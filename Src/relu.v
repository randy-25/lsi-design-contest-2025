==> flow/design.v <==
module relu#
    (
        parameter integer integer_width=20,
        parameter integer fraction_width=20   
    )
    (
        input clk,
        input reset,
        input enable,
        input [(integer_width+fraction_width)-1 : 0] input_data,
        output reg [(integer_width+fraction_width) -1 : 0] output_data,
        output reg done
    );
    reg done_relu = 0;
    integer i;
    integer j;
    always @(posedge clk) begin
        if (reset == 1) begin
            done = 0;
            output_data = 0;
        end
        else if (enable == 1) begin           
            if ($signed(input_data) < 0) begin
                output_data = 0;
            end
            else begin
                output_data = input_data;
            end
            done = 1;
        end
        else begin
            output_data = 0;
            done = 0;
        end
    end
endmodule
# Step by step through the tools: relu
# Tool output for the design above, in the order of the flow.
# Lines are those of the file above, counted from 1.
# Library cell names are shortened.
# The mark -- stands for no value.
# setup
top,relu
clock_port,clk
lib,sky130hd
lib_corner,tt_025C_1v80

# Word level
# Counts by Yosys on the flattened word-level netlist (proc, flatten, opt, wreduce; memories kept). Register bits leave out memories and registers merged into their read ports (data or address); mux counts leave out enables and synchronous resets folded into registers. Print and check cells are left out. Cells with the same type and inputs are merged into one.
# word_totals
output_inout_bits,41
wordCells,6
ff_bits,41
input_bits,43
# classes
reduce_logical,1
mux,1
bitwise,1
compare,1
# op_table
operator,count
< comparator 40 x 1 -> 1 bit with constant B,1
OR reduction 3 bit,1
inverter 1 bit,1
2-to-1 mux 1 bit,1

# Longest topological paths
# Yosys ltp: most cells in a row. Word level: on the elaborated netlist, between registers, memories and ports. Mapped: between sequential cells and ports; inverters and the memories' decode and read muxes count.
# logic_depth
word_depth,2
abc_area,0
depth_mapped,3
mapped_depth_nobuf,1

# Mapped cells and area
# Source: synth_stat.txt of the flow (Yosys; design flattened, memories mapped). It holds for the ABC_AREA given above (unset counts as 0); a run with the other value may have another netlist.
# synth_totals
cells,94
area_um2,1423.9
seqArea_um2,820.8
n_buf,12
flip_flops,41
# types
cell_type,count,area_total_um2
dfxtp_1,41,820.787
and4bb_2,31,387.872
nor4bb_2,6,97.594
clkbuf_1,7,26.275
nor4bb_4,1,25.024
buf_12,1,20.019
buf_2,3,15.014
buf_6,1,11.261
nor4bb_1,1,10.01
nor2b_1,1,6.256
conb_1,1,3.754

# Timing after synthesis
# Path of least setup slack by OpenSTA after synthesis, without wires, with an ideal clock, recovery checks aside; 20% of the period is set as input and as output delay. Where synthesis merged equal registers, the netlist keeps one of their names.
# synth_timing
path_kind,input-to-reg
from,input port input_data[39]
to,register output_data[27]
t_arrival_ns,0.668
t_first_pin_ns,0.164
required_time_ns,0.761
path_buffers,2
input_delay_ns,0.164
setup_ns,0.060
path_stages,3
delay_ns,0.564
period_ns,0.821
setup_slack_ns,0.093
synth_period_reached_ns,0.728
# "delay_ns" = arrival - input delay + setup time.
# "path_stages": output pins that drive a net of the path, with the launching flip-flop's if there is one; two outputs of one cell count as two.
# "synth_period_reached_ns" is the clock period less the worst setup slack; recovery checks do not enter. This is arithmetic on one report: input and output delays are still those of the set period (20% each).
# The rows between start and end are the longest chain of elaborated cells between them; the timing report does not say that the signal goes this way. Where chains are equally long, one stands for them.
# Each line given opens the expression or statement behind the cell; cells for indexed reads and writes are added by Yosys, which also makes memories of some case tables.
# At most two assigning lines are given for a register; there are more.
# synth_via
path_cell_list,buf_6 buf_12 and4bb_2
elab_chain_cells,2
cells_between,2
cone_lines,1
classes_between,compare (1); reduce/logical (1)
# synth_rtl
element,line,source
start: declaration,10,"input [(integer_width+fraction_width)-1 : 0] input_data,"
< comparator 40 x 1 -> 1 bit,23,if ($signed(input_data) < 0) begin
OR reduction 3 bit,--,
end: assignment,24,output_data = 0;
end: assignment,27,output_data = input_data;
end: declaration,11,"output reg [(integer_width+fraction_width) -1 : 0] output_data,"

# Path in the finished layout
# Path of least setup slack in the final report of run 1 (OpenROAD, finished layout, wires in). Where an end is a register, its clock arrival counts in the times.
# layout_timing
path_kind,reg-to-output
from,register output_data[21]
to,output port output_data[21]
path_stages,2
output_delay_ns,0.12
t_first_pin_ns,0.28
path_buffers,1
required_time_ns,0.50
period_ns,0.62
t_arrival_ns,0.73
setup_slack_ns,-0.23
# At most two assigning lines are given for a register; there are more.
# layout_via
path_cell_list,dfxtp_1 buf_2
elab_chain_cells,0
cells_between,0
cone_lines,0
# layout_rtl
element,line,source
start: declaration,11,"output reg [(integer_width+fraction_width) -1 : 0] output_data,"
start: assignment,20,output_data = 0;
start: assignment,27,output_data = input_data;
end: declaration,11,

# Design relu on sky130hd. What follows are 2 stored runs of the flow, each under its own settings; their order means nothing. The constraints put input and output delay at 20% of the set period each and load the outputs with 0.01 pF.
# "period_reached_ns": clock period set for the run, less the worst setup slack. It is reckoned from that one timing run; input and output delays stay at 20% of the period that was set.
# "worst_setup_path_time_ns" = time allowed to the worst setup path (clock period - input delay - output delay, where it has them) - its slack; a late launch clock adds to it, a late capture clock takes from it.
# By "power_mw" is meant OpenSTA's value without simulated activity: inputs other than the clock are taken to toggle once in ten clock periods, and the tool carries that through the logic.
# A setting shown as . is not set for that run.
stored run,period_ns,CORE_UTILIZATION,PLACE_DENSITY_LB_ADDON,HOLD_SLACK_MARGIN,ABC_AREA,CTS_CLUSTER_SIZE,CTS_CLUSTER_DIAMETER,CAP_MARGIN,CORE_MARGIN,SLEW_MARGIN,SETUP_SLACK_MARGIN,TNS_END_PERCENT,MIN_ROUTING_LAYER,MAX_ROUTING_LAYER,die_footprint_um2,period_reached_ns,timing.hold.ws_ns,synthesis_area_um2,layout_stdcell_area_um2,util_pct,timing.setup.tns_ns,worstSetupSlack_ns,worst_setup_path_time_ns,timing.worst_path_kind,power_mw
run 1,0.62,16,0.04,0.02,0,82,335,40,2,20,.,.,.,.,9669.8,0.853,0.287,1423.9,2513.7,29.0,-9.067,-0.233,0.73,reg-to-output,5.220
run 2,1.33,55,0.04,.,.,77,.,20,2,20,0.23,95,met1,met4,3011.8,1.132,0.473,1423.9,2342.2,95.4,0.000,0.198,0.87,reg-to-output,2.315
